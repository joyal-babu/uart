==> flow/design.v <==
`timescale 1ns / 1ps
module uart_receiver_verilog
    #(parameter data_width = 8)                                                   
    ( input  clock,
      input  resetn,                                                              
      input  baud_clkx8,                                                          
      input  Rx_in,                                                               
      output [(data_width-1):0]data_bus,                                          
      output one_data_recd                                                        
     );
reg baud_clkx8_d  = 0;
reg baud_clkx8_d1 = 0;
reg [(data_width-1):0]data_bus_reg;
reg one_data_recd_reg;
reg [3:0]start_count;
reg [3:0]baud_clkx8_rise_count;
reg [3:0]hold_count;
reg [data_width:0]data_shift_reg;
wire baud_clkx8_rise;
integer bit_count = 0;
parameter st1_idle               = 3'b000;
parameter st2_start_bit_detect   = 3'b001;
parameter st3_start_bit_middle   = 3'b010;
parameter st4_receive_data       = 3'b011;
parameter st5_shift_data         = 3'b100;
parameter st6_bit_count_check    = 3'b101;
parameter st7_load_data          = 3'b110;
parameter st8_one_data_recd_flag = 3'b111;
reg [2:0]rx_state = st1_idle;
assign baud_clkx8_rise = baud_clkx8_d & (~baud_clkx8_d1);                                 
assign data_bus        = data_bus_reg;
assign one_data_recd   = one_data_recd_reg;
    always@(posedge(clock))
    begin
        if(!resetn)
        begin
            baud_clkx8_d  <= 0;
            baud_clkx8_d1 <= 0;
        end
        else
        begin
            baud_clkx8_d  <= baud_clkx8;
            baud_clkx8_d1 <= baud_clkx8_d;
        end
    end
    always@(posedge(clock))
    begin
        if(!resetn)
        begin
            data_shift_reg        <= {(data_width+1){1'b0}};
            data_bus_reg          <= {data_width{1'b0}};
            one_data_recd_reg     <= 1'b0;
            start_count           <= 4'b0000;
            baud_clkx8_rise_count <= 4'b0000;
            hold_count            <= 4'b0000;
            bit_count             <= 0;
            rx_state              <= st1_idle;
        end
        else
        begin
            case(rx_state)
                st1_idle : begin
                    if(!Rx_in)                                                                                  
                    begin
                        rx_state <= st2_start_bit_detect;
                    end
                    else
                    begin
                        data_shift_reg        <= {(data_width+1){1'b0}};     
                        one_data_recd_reg     <= 1'b0;                  
                        start_count           <= 4'b0000;               
                        baud_clkx8_rise_count <= 4'b0000;               
                        hold_count            <= 4'b0000; 
                        bit_count             <= 0;              
                        rx_state              <= st1_idle;                 
                    end
                end   
                st2_start_bit_detect : begin
                    if(baud_clkx8_rise)
                    begin
                        if(Rx_in)
                        begin
                            rx_state <= st1_idle;
                        end
                        else
                        begin
                            baud_clkx8_rise_count <= baud_clkx8_rise_count + 4'b0001;
                            rx_state <= st3_start_bit_middle;
                        end
                    end
                    else
                    begin
                        rx_state <= st2_start_bit_detect;
                    end
                end
                st3_start_bit_middle : begin                                                            
                    if(baud_clkx8_rise_count == 4'b0100)
                    begin
                        baud_clkx8_rise_count <= 4'b0000;
                        rx_state <= st4_receive_data;
                    end
                    else
                    begin
                        rx_state <= st2_start_bit_detect;
                    end
                end
                st4_receive_data : begin                                                                  
                    if(baud_clkx8_rise)
                    begin
                        baud_clkx8_rise_count <= baud_clkx8_rise_count + 4'b0001;
                        rx_state <= st5_shift_data;
                    end
                    else
                    begin
                        rx_state <= st4_receive_data;
                    end
                end 
                st5_shift_data : begin                                                                     
                    if(baud_clkx8_rise_count == 4'b1000)
                    begin
                       data_shift_reg <= {Rx_in, data_shift_reg[data_width:1]};
                       baud_clkx8_rise_count <= 4'b0000;
                       bit_count <= bit_count + 1;
                       rx_state  <= st6_bit_count_check; 
                    end
                    else
                    begin
                        rx_state <= st4_receive_data;
                    end
                end
                st6_bit_count_check : begin                                                         
                    if(bit_count == (data_width + 1))
                    begin
                        bit_count <= 0;
                        rx_state  <= st7_load_data;
                    end
                    else
                    begin
                        rx_state <= st4_receive_data;
                    end
                end
                st7_load_data : begin                                                               
                    if(Rx_in)
                    begin
                        data_bus_reg <= data_shift_reg[(data_width-1):0];
                        one_data_recd_reg <= 1'b1;
                        rx_state <= st8_one_data_recd_flag;
                    end
                    else
                    begin
                        rx_state <= st1_idle;
                    end
                end
                st8_one_data_recd_flag : begin                                                     
                    if(hold_count == 4'b0111)
                    begin
                        hold_count <= 4'b0000;
                        one_data_recd_reg <= 1'b0;
                        rx_state <= st1_idle;
                    end
                    else
                    begin
                        hold_count <= hold_count + 4'b0001;
                        one_data_recd_reg <= 1'b1;
                        rx_state <= st8_one_data_recd_flag;
                    end
                end
            endcase
        end
    end
endmodule
* Step by step through the tools: uart_receiver_verilog
Tool output for the design above, in the order of the flow.
Lines are those of the file above, counted from 1.
Operators carry their Yosys type and port widths (W data, S select, Z words).
Library cell names are shortened.
A cell with - has no value.
- Top :: uart_receiver_verilog
- Clock port :: clock
- Cell library :: sky130hd
- Library corner :: tt_025C_1v80

* Word-level counts
Yosys after proc, flatten, opt, wreduce and memory -nomap, before mapping. Memory bits, and registers merged into a memory's read port (data or address), are not among the register bits. Print and check cells are not counted. Equal cells are merged and count once.
- Add/subtract/negate cells :: 3
- Equality and inequality tests :: 19
- Multiplexer cells :: 30
- Bitwise logic cells :: 2
- Reductions and logical operators :: 12
** Operator list (count)
- $pmux W32 S3 :: 1
- $mux W32 :: 3
- $add A32 B2 Y32 const B :: 1
- $eq A32 B5 Y1 const B :: 1
- $mux W4 :: 7
- $pmux W3 S8 :: 1
- $pmux W4 S5 :: 1
- $pmux W9 S2 :: 1
- $mux W9 :: 2
- $ne A2 B2 Y1 const B :: 8
- $mux W3 :: 5
- $eq A3 B3 Y1 const B :: 4
- $add A4 B1 Y4 const B :: 2
- $eq A4 B3 Y1 const B :: 2
- $pmux W4 S2 :: 1
- $reduce_and A7 Y1 :: 1
- $eq A3 B2 Y1 const B :: 2
- $reduce_and A3 Y1 :: 2
- $reduce_bool A3 Y1 :: 2
- $mux W2 :: 3
- $reduce_bool A5 Y1 :: 1
- $reduce_and A2 Y1 :: 2
- $reduce_bool A2 Y1 :: 2
- $eq A4 B4 Y1 const B :: 1
- $reduce_and A4 Y1 :: 1
- $mux W1 :: 4
- $eq A3 B1 Y1 const B :: 1
- $logic_not A3 Y1 :: 1
Other operator kinds: 3; their cells: 3.
- Register bits :: 63
- Input bits :: 4

* Longest topological paths
Longest topological path by Yosys (ltp), each cell counted once; first at word level (registers and memories cut), then after technology mapping (sequential cells cut; the memories' decode and read muxes count).
- Depth after elaboration :: 4
- ABC_AREA :: 0
- Gate-level depth with buffers :: 8

* Mapped cells and area
Source: synth_stat.txt of the flow (Yosys; design flattened, memories mapped). It holds for the ABC_AREA given above (unset counts as 0); a run with the other value may have another netlist.
Totals and module areas in this step are rounded.
** Cells by type (count)
- dfxtp_1 :: 63
- nand2_1 :: 65
- a21oi_1 :: 36
- nand3_1 :: 28
- o21ai_0 :: 20
- a31oi_1 :: 15
- nor2_1 :: 24
- nor3_1 :: 15
- a211o_1 :: 8
- nor4_1 :: 11
- and3_1 :: 10
- ha_1 :: 5
- nand4_1 :: 9
- clkbuf_1 :: 12
- and2_1 :: 6
- nand2b_1 :: 6
- a41oi_1 :: 4
- nor4b_1 :: 4
Not listed: further types 49, cells in them 80.
- Cells in the netlist :: 421
- Mapped area :: 0.0034 mm^2
- Area of sequential cells :: 0.0013 mm^2
- Flip-flops :: 63
- Buffer cells :: 22

* Timing after synthesis
OpenSTA on the mapped netlist: ideal clock, no wires. The path of least setup slack (recovery checks aside). Input and output delay are each 20% of the period. Register names are those of the netlist, which keeps one name where synthesis merged equal registers.
- Path type :: in2reg
- Start :: input Rx_in
- End :: register bit_count[12]
- Period :: 2570 ps
- Launch time at the first pin :: 514 ps
- Arrival time :: 1875 ps
- Data required time :: 2454 ps
- Path slack :: 580 ps
- Delay of the path :: 1477 ps
- Driving pins on the path :: 6
- Path buffers :: 1
- Period reached after synthesis :: 1990 ps
"delay of the path" = arrival - input delay + setup time.
"driving pins on the path" counts driving pins, that of a launching flip-flop among them; a cell with two outputs on the path counts twice.
"period reached after synthesis" is the clock period less the worst setup slack; recovery checks do not enter. This is arithmetic on one report: input and output delays are still those of the set period (20% each).
Between the ends stands the longest chain of elaborated cells between them, by number of cells; it is not shown to be the way that was timed. Of several equally long chains one is given.
Each line given opens the expression or statement behind the cell; cells for indexed reads and writes are added by Yosys, which also makes memories of some case tables.
A register here has more assigning lines than the two given.
- Path through :: buf_2 > or4b_4 > o21ai_4 > a21oi_4 > or3_1 > a31o_1
- Cells in the longest elaborated chain :: 2
- Elaborated cells between the ends (all ways) :: 4
- Source lines of those cells :: 2
- Classes of those cells :: eq/ne (1); mux (2); reduce/logical (1)
** RTL lines, path after synthesis
- start, declared :: line 7 : input  Rx_in,
- $mux W32 :: line 63 : if(!Rx_in)
- $pmux W32 S3 :: line 61 : case(rx_state)
- end, assigned :: line 56 : bit_count             <= 0;
- end, assigned :: line 123 : bit_count <= bit_count + 1;
- end, declared :: line 20 : integer bit_count = 0;

* Worst path after layout
Path of least setup slack in the final report of run A (OpenROAD, finished layout, wires in). Where an end is a register, its clock arrival counts in the times.
The report prints the path's times to 10 ps; the period is as set.
- Path type :: reg2reg
- Start :: register bit_count[2]
- End :: register bit_count[12]
- Period :: 1220 ps
- Launch time at the first pin :: 340 ps
- Arrival time :: 2060 ps
- Data required time :: 1450 ps
- Path slack :: -610 ps
- Driving pins on the path :: 7
- Path buffers :: 1
Between the ends stands the longest chain of elaborated cells between them, by number of cells; it is not shown to be the way that was timed. Of several equally long chains one is given.
A register here has more assigning lines than the two given.
- Path through :: dfxtp_2 > nor4b_4 > buf_4 > nand4_1 > o21a_1 > or3_1 > a31o_1
- Cells in the longest elaborated chain :: 3
- Elaborated cells between the ends (all ways) :: 7
- Source lines of those cells :: 4
- Classes of those cells :: add/sub (1); eq/ne (2); mux (3); reduce/logical (1)
** RTL lines, path post-layout
- start, declared :: line 20 : integer bit_count = 0;
- start, assigned :: line 56 : bit_count             <= 0;
- start, assigned :: line 123 : bit_count <= bit_count + 1;
- $add A32 B2 Y32 :: line 123
- $mux W32 :: line 119 : if(baud_clkx8_rise_count == 4'b1000)
- $pmux W32 S3 :: line 61 : case(rx_state)
- end, assigned :: line 56
- end, assigned :: line 123
- end, declared :: line 20

==> runs of uart_receiver_verilog <==
uart_receiver_verilog through Yosys and OpenROAD on sky130hd: 2 stored runs, unordered, with their settings and measured results. The constraints put input and output delay at 20% of the set period each and load the outputs with 0.01 pF.
"period achieved" is the run's clock period less its worst setup slack. It is reckoned from that one timing run; input and output delays stay at 20% of the period that was set.
"time on the worst setup path": the worst setup path's part of the clock period (all of it between registers, 20% less for each end at a port) less its slack. A launch clock that arrives late makes it longer, a capture clock that arrives late makes it shorter.
"total power after layout" is the tool's figure for a default switching activity; nothing was simulated.
"time on the worst setup path" is given in steps of 10 ps.
Values from the reports are rounded here.

** Run A
- Settings :: period_ns=1.22; CORE_UTILIZATION=18; CORE_ASPECT_RATIO=0.75; CORE_MARGIN=8; CELL_PAD_IN_SITES_GLOBAL_PLACEMENT=2; TNS_END_PERCENT=45; ABC_AREA=0; GPL_ROUTABILITY_DRIVEN=1; CTS_CLUSTER_DIAMETER=316; CAP_MARGIN=20; SLEW_MARGIN=20
- Summed negative setup slack :: -24,000 ps
- Time on the worst setup path :: 1,830 ps
- Worst setup path type :: reg2reg
- Standard-cell area of the final layout :: 0.0053 mm^2
- Period achieved :: 1,830 ps
- Die outline area :: 0.024 mm^2
- Lowest setup slack :: -610 ps
- Synthesis area :: 0.0034 mm^2
- Utilization in the final report :: 28%
- Final worst hold slack :: 450 ps
- Total power after layout :: 0.0048 W

** Run B
- Settings :: period_ns=1.37; CORE_UTILIZATION=48; SETUP_SLACK_MARGIN=0.38; PLACE_DENSITY_LB_ADDON=0.2; CORE_ASPECT_RATIO=1.33; ABC_AREA=0; GPL_TIMING_DRIVEN=1; CTS_CLUSTER_DIAMETER=360; CAP_MARGIN=20; CORE_MARGIN=2; SLEW_MARGIN=20
- Utilization in the final report :: 80%
- Lowest setup slack :: -570 ps
- Period achieved :: 1,943 ps
- Time on the worst setup path :: 1,940 ps
- Worst setup path type :: reg2reg
- Total power after layout :: 0.0041 W
- Synthesis area :: 0.0034 mm^2
- Summed negative setup slack :: -20,000 ps
- Die outline area :: 0.0078 mm^2
- Standard-cell area of the final layout :: 0.0056 mm^2
- Final worst hold slack :: 460 ps
