==> flow/design.v <==
`timescale 1ns / 1ps
module uart_transmitter_verilog
    #( parameter data_width = 8 )
    ( input  clock,
      input  resetn,
      input  baud_clk,
      input  [data_width-1:0]data_bus,                                 
      input  start_trig,
      output Tx_out,                                                   
      output one_data_send                                             
    );
reg  Tx_out_reg = 0;
reg  [data_width:0]data_bus_reg;
reg  one_data_send_reg = 0;
reg  baud_clk_d, baud_clk_d1 = 0;
wire baud_clk_rise;
integer bit_count = 0;
parameter st1_idle            = 3'b000;
parameter st2_start_bit       = 3'b001;
parameter st3_data_transfer   = 3'b010;
parameter st4_check_bit_count = 3'b011;
parameter st5_stop_bit        = 3'b100;
parameter st6_done_flag       = 3'b101;
parameter st7_delay1          = 3'b110;
parameter st8_delay2          = 3'b111;
reg [2:0]tx_state = st1_idle;
assign baud_clk_rise = baud_clk_d & (~(baud_clk_d1));
assign one_data_send = one_data_send_reg;
assign Tx_out        = Tx_out_reg;
    always@(posedge(clock))
    begin
        if(resetn)
        begin
            baud_clk_d  <= baud_clk;
            baud_clk_d1 <= baud_clk_d;
        end
        else
        begin
            baud_clk_d  <= 0;
            baud_clk_d1 <= 0;
        end
    end
    always@(posedge(clock))
    begin
        if(resetn == 0)
        begin
            tx_state          <= st1_idle;
            Tx_out_reg        <= 1'b1;                                     
            data_bus_reg      <= {data_width{1'b1}};
            bit_count         <= 0;
            one_data_send_reg <= 1'b0;
        end
        else
        begin
            case(tx_state)
                st1_idle : begin
                    if(start_trig)
                    begin
                        tx_state     <= st2_start_bit;
                        data_bus_reg <= {data_bus, 1'b1};
                    end
                    else
                    begin
                        tx_state          <= st1_idle;
                        Tx_out_reg        <= 1'b1;
                        data_bus_reg      <= {data_width{1'b1}};
                        bit_count         <= 0;
                        one_data_send_reg <= 1'b0;                        
                    end
                end
                st2_start_bit : begin
                    if(baud_clk_rise)
                    begin
                        tx_state   <= st3_data_transfer;
                        Tx_out_reg <= 1'b0;
                    end
                    else
                    begin
                        tx_state   <= st2_start_bit;
                        Tx_out_reg <= 1'b1;
                    end
                end
                st3_data_transfer : begin
                    if(baud_clk_rise)
                    begin
                        data_bus_reg <= {1'b1, data_bus_reg[data_width:1]};
                        Tx_out_reg   <= data_bus_reg[1];
                        bit_count    <= bit_count + 1;
                        tx_state     <= st4_check_bit_count;
                    end
                    else
                    begin
                        Tx_out_reg <= Tx_out_reg;
                        bit_count  <= bit_count;
                        tx_state   <= st3_data_transfer;
                    end
                end
                st4_check_bit_count : begin
                    if(bit_count >= data_width)
                        tx_state <= st5_stop_bit;
                    else
                        tx_state <= st3_data_transfer;
                end
                st5_stop_bit : begin
                    if(baud_clk_rise)
                    begin
                        Tx_out_reg <= 1'b1;
                        bit_count  <= bit_count + 1;
                        tx_state   <= st6_done_flag;
                    end
                    else
                    begin
                        Tx_out_reg <= Tx_out_reg;
                        bit_count  <= bit_count;
                        tx_state   <= st5_stop_bit;
                    end
                end
                st6_done_flag : begin
                    if(baud_clk_rise)
                    begin
                        Tx_out_reg        <= 1'b1;
                        bit_count         <= 0;
                        one_data_send_reg <= 1'b1;
                        tx_state          <= st7_delay1;
                    end
                    else
                    begin
                        Tx_out_reg        <= Tx_out_reg;
                        bit_count         <= bit_count;
                        one_data_send_reg <= 1'b0;
                        tx_state          <= st6_done_flag;
                    end
                end
                st7_delay1 : begin
                    tx_state <= st8_delay2;
                end
                st8_delay2 : begin
                    tx_state <= st1_idle;
                end
            endcase
        end
    end
endmodule
# Tool chain data of uart_transmitter_verilog
# Tool output for the design above, in the order of the flow.
# Lines are those of the file above, counted from 1.
# Library cell names are shortened.
# A cell with - has no value.
# inputs
top	uart_transmitter_verilog
clock	clock
library	sky130hd
pvt_corner	tt_025C_1v80

# After elaboration
# Yosys after proc, flatten, opt, wreduce and memory -nomap, before mapping. Memory bits, and registers merged into a memory's read port (data or address), are not among the register bits. Print and check cells are not counted.
# word_totals
ff_bits	48
output_inout_bits	2
wordCells	56
# op_classes
n_addsub	1
n_cmp	1
n_eq	12
mux	22
logic	2
reduce_logical	11
# op_table
cell	n
32-bit parallel mux with 3-bit select	1
32-bit 2-to-1 mux	3
32-bit by 2-bit adder with 32-bit output (second input constant)	1
32-bit by 5-bit greater-or-equal comparator with 1-bit output (second input constant)	1
3-bit parallel mux with 8-bit select	1
9-bit parallel mux with 2-bit select	1
9-bit 2-to-1 mux	2
3-bit equality test (second input constant)	4
1-bit 2-to-1 mux	9
4-bit AND reduction	2
2-bit != test (second input constant)	3
3-bit by 2-bit equality test with 1-bit output (second input constant)	2
5-bit nonzero test	1
2-bit by 1-bit != test with 1-bit output (second input constant)	2
2-bit AND reduction	2
2-bit nonzero test	2
2-bit OR reduction	2
4-bit nonzero test	1
1-bit parallel mux with 4-bit select	1
2-bit 2-to-1 mux	2
3-bit by 1-bit equality test with 1-bit output (second input constant)	1
3-bit zero test	1
3-bit 2-to-1 mux	1
1-bit parallel mux with 2-bit select	1
1-bit bitwise AND	1
1-bit inverter	1

# Depth
# Depth = most cells in a row (Yosys ltp): at word level without a register or memory, in the mapped netlist without a sequential cell, where the memories' decode and read muxes count.
# logic_depth
word_depth	4
abc_area	0
depth_mapped	7
depth_no_buf	5

# After synthesis
# Yosys stat after the flow's synthesis: flattened, memories mapped to cells. It holds for the ABC_AREA given above (unset counts as 0); a run with the other value may have another netlist.
# The area totals of this step are shown rounded.
# by_type
cell_type	n	type_area_um2
dfxtp_1	47	940.902
o211ai_1	22	165.158
mux2i_1	15	150.144
o21ai_0	26	130.125
nor4_1	17	106.352
a21oi_1	20	100.096
o31ai_1	11	82.579
or4_1	11	82.579
and4_1	9	78.826
nor2_1	19	71.318
nand4_1	10	62.56
nand2_1	16	60.058
nand3b_1	8	60.058
clkbuf_1	15	56.304
nand3_1	11	55.053
buf_2	8	40.038
or3_1	6	37.536
and2_1	5	31.28
# Other cell types: 26; their cells: 54.
# synth_totals
mapped_cells	330
yosys_area_mm2	0.0027
seq_area_mm2	0.000941
ff_cells	47
n_buf	29

# Worst setup path after synthesis
# Source: OpenSTA report_checks on the synthesized netlist (no wires, ideal clock, input and output delay 20% of the period each), path of least setup slack; recovery checks are left aside. Register names are those of the netlist, which keeps one name where synthesis merged equal registers.
# synth_path
kind	in2reg
from	input port start_trig
to	register bit_count[10]
clock_period_ns	1.84
in_delay_ns	0.368
setup_time_ns	0.070
t_first_pin_ns	0.368
arrival_time_ns	1.550
slack_ns	0.220
delay_ns	1.252
path_stages	5
n_path_buf	1
synth_period_reached_ns	1.62
# "delay_ns" is the arrival time less input delay plus setup time.
# "path_stages": output pins that drive a net of the path, with the launching flip-flop's if there is one; two outputs of one cell count as two.
# "synth_period_reached_ns" = period - worst setup slack (recovery checks aside). The figure is calculated, with input and output delays left at 20% of the set period.
# The rows between start and end are the longest chain of elaborated cells between them; the timing report does not say that the signal goes this way. Where chains are equally long, one stands for them.
# Each line given opens the expression or statement behind the cell; cells for indexed reads and writes are added by Yosys, which also makes memories of some case tables.
# At most two assigning lines are given for a register; there are more.
# synth_via
cell_sequence	nor4_2 > a211oi_4 > buf_6 > or4_1 > a21oi_1
elab_chain_cells	2
cells_between	4
cone_lines	2
# synth_rtl
element	line	source
start: declaration	8	input  start_trig,
32-bit 2-to-1 mux	57	if(start_trig)
32-bit parallel mux with 3-bit select	55	case(tx_state)
end: assignment	88	bit_count    <= bit_count + 1;
end: assignment	94	bit_count  <= bit_count;
end: declaration	17	integer bit_count = 0;

# Path in the finished layout
# Path of least setup slack in the final report of flow run A (OpenROAD, finished layout, wires in). Where an end is a register, its clock arrival counts in the times.
# layout_path
kind	in2reg
from	input port start_trig
to	register bit_count[27]
clock_period_ns	2.15
in_delay_ns	0.43
setup_time_ns	0.06
t_first_pin_ns	0.43
arrival_time_ns	2.19
slack_ns	0.19
path_stages	6
n_path_buf	2
# The rows between start and end are the longest chain of elaborated cells between them; the timing report does not say that the signal goes this way. Where chains are equally long, one stands for them.
# At most two assigning lines are given for a register; there are more.
# layout_via
cell_sequence	clkdlybuf4s50_1 > nor4_2 > a211oi_4 > buf_4 > nor4_1 > mux2i_1
elab_chain_cells	2
cells_between	4
cone_lines	2
# layout_rtl
element	line	source
start: declaration	8	input  start_trig,
32-bit 2-to-1 mux	57	if(start_trig)
32-bit parallel mux with 3-bit select	55	case(tx_state)
end: assignment	88	bit_count    <= bit_count + 1;
end: assignment	94	bit_count  <= bit_count;
end: declaration	17	integer bit_count = 0;

# 2 stored runs of uart_transmitter_verilog in the flow (synthesis by Yosys, layout by OpenROAD, sky130hd cells), in arbitrary order. Constraints: input delay and output delay 20% of the set period each, output load 0.01 pF.
# "period_less_ws_ns": clock period set for the run, less the worst setup slack. It is reckoned from that one timing run; input and output delays stay at 20% of the period that was set.
# "worst_setup_path_time_ns" is the time allowed to the run's worst setup path (the clock period less input and output delay, where it has them) less its slack. Clock arrival times count: a late capture clock shortens it, a late launch clock lengthens it.
# "power.total_mw": no workload was simulated; the value follows from the tool's default switching activity.
# The measured numbers are rounded.
# Settings: n/a = not set for that run.
run name	period_ns	CORE_UTILIZATION	PLACE_DENSITY_LB_ADDON	CORE_ASPECT_RATIO	CELL_PAD_IN_SITES_GLOBAL_PLACEMENT	ABC_AREA	CAP_MARGIN	CORE_MARGIN	SLEW_MARGIN	fin_util_pct	timing.setup.tns_ns	layout_stdcell_area_mm2	die_area_mm2	hold_ws_ns	yosys.chip_area_mm2	worst_setup_slack_ns	period_less_ws_ns	worst_setup_path_time_ns	worst_path_kind	power.total_mw
flow run A	2.15	25	0.11	0.9	2	0	20	2	20	31.2	0.000	0.00324	0.0116	0.468	0.0027	0.186	1.964	1.53	in2reg	2.31
flow run B	2.0	40	n/a	n/a	n/a	n/a	20	2	20	50.3	0.000	0.00323	0.00742	0.467	0.0027	0.073	1.927	1.53	in2reg	2.47
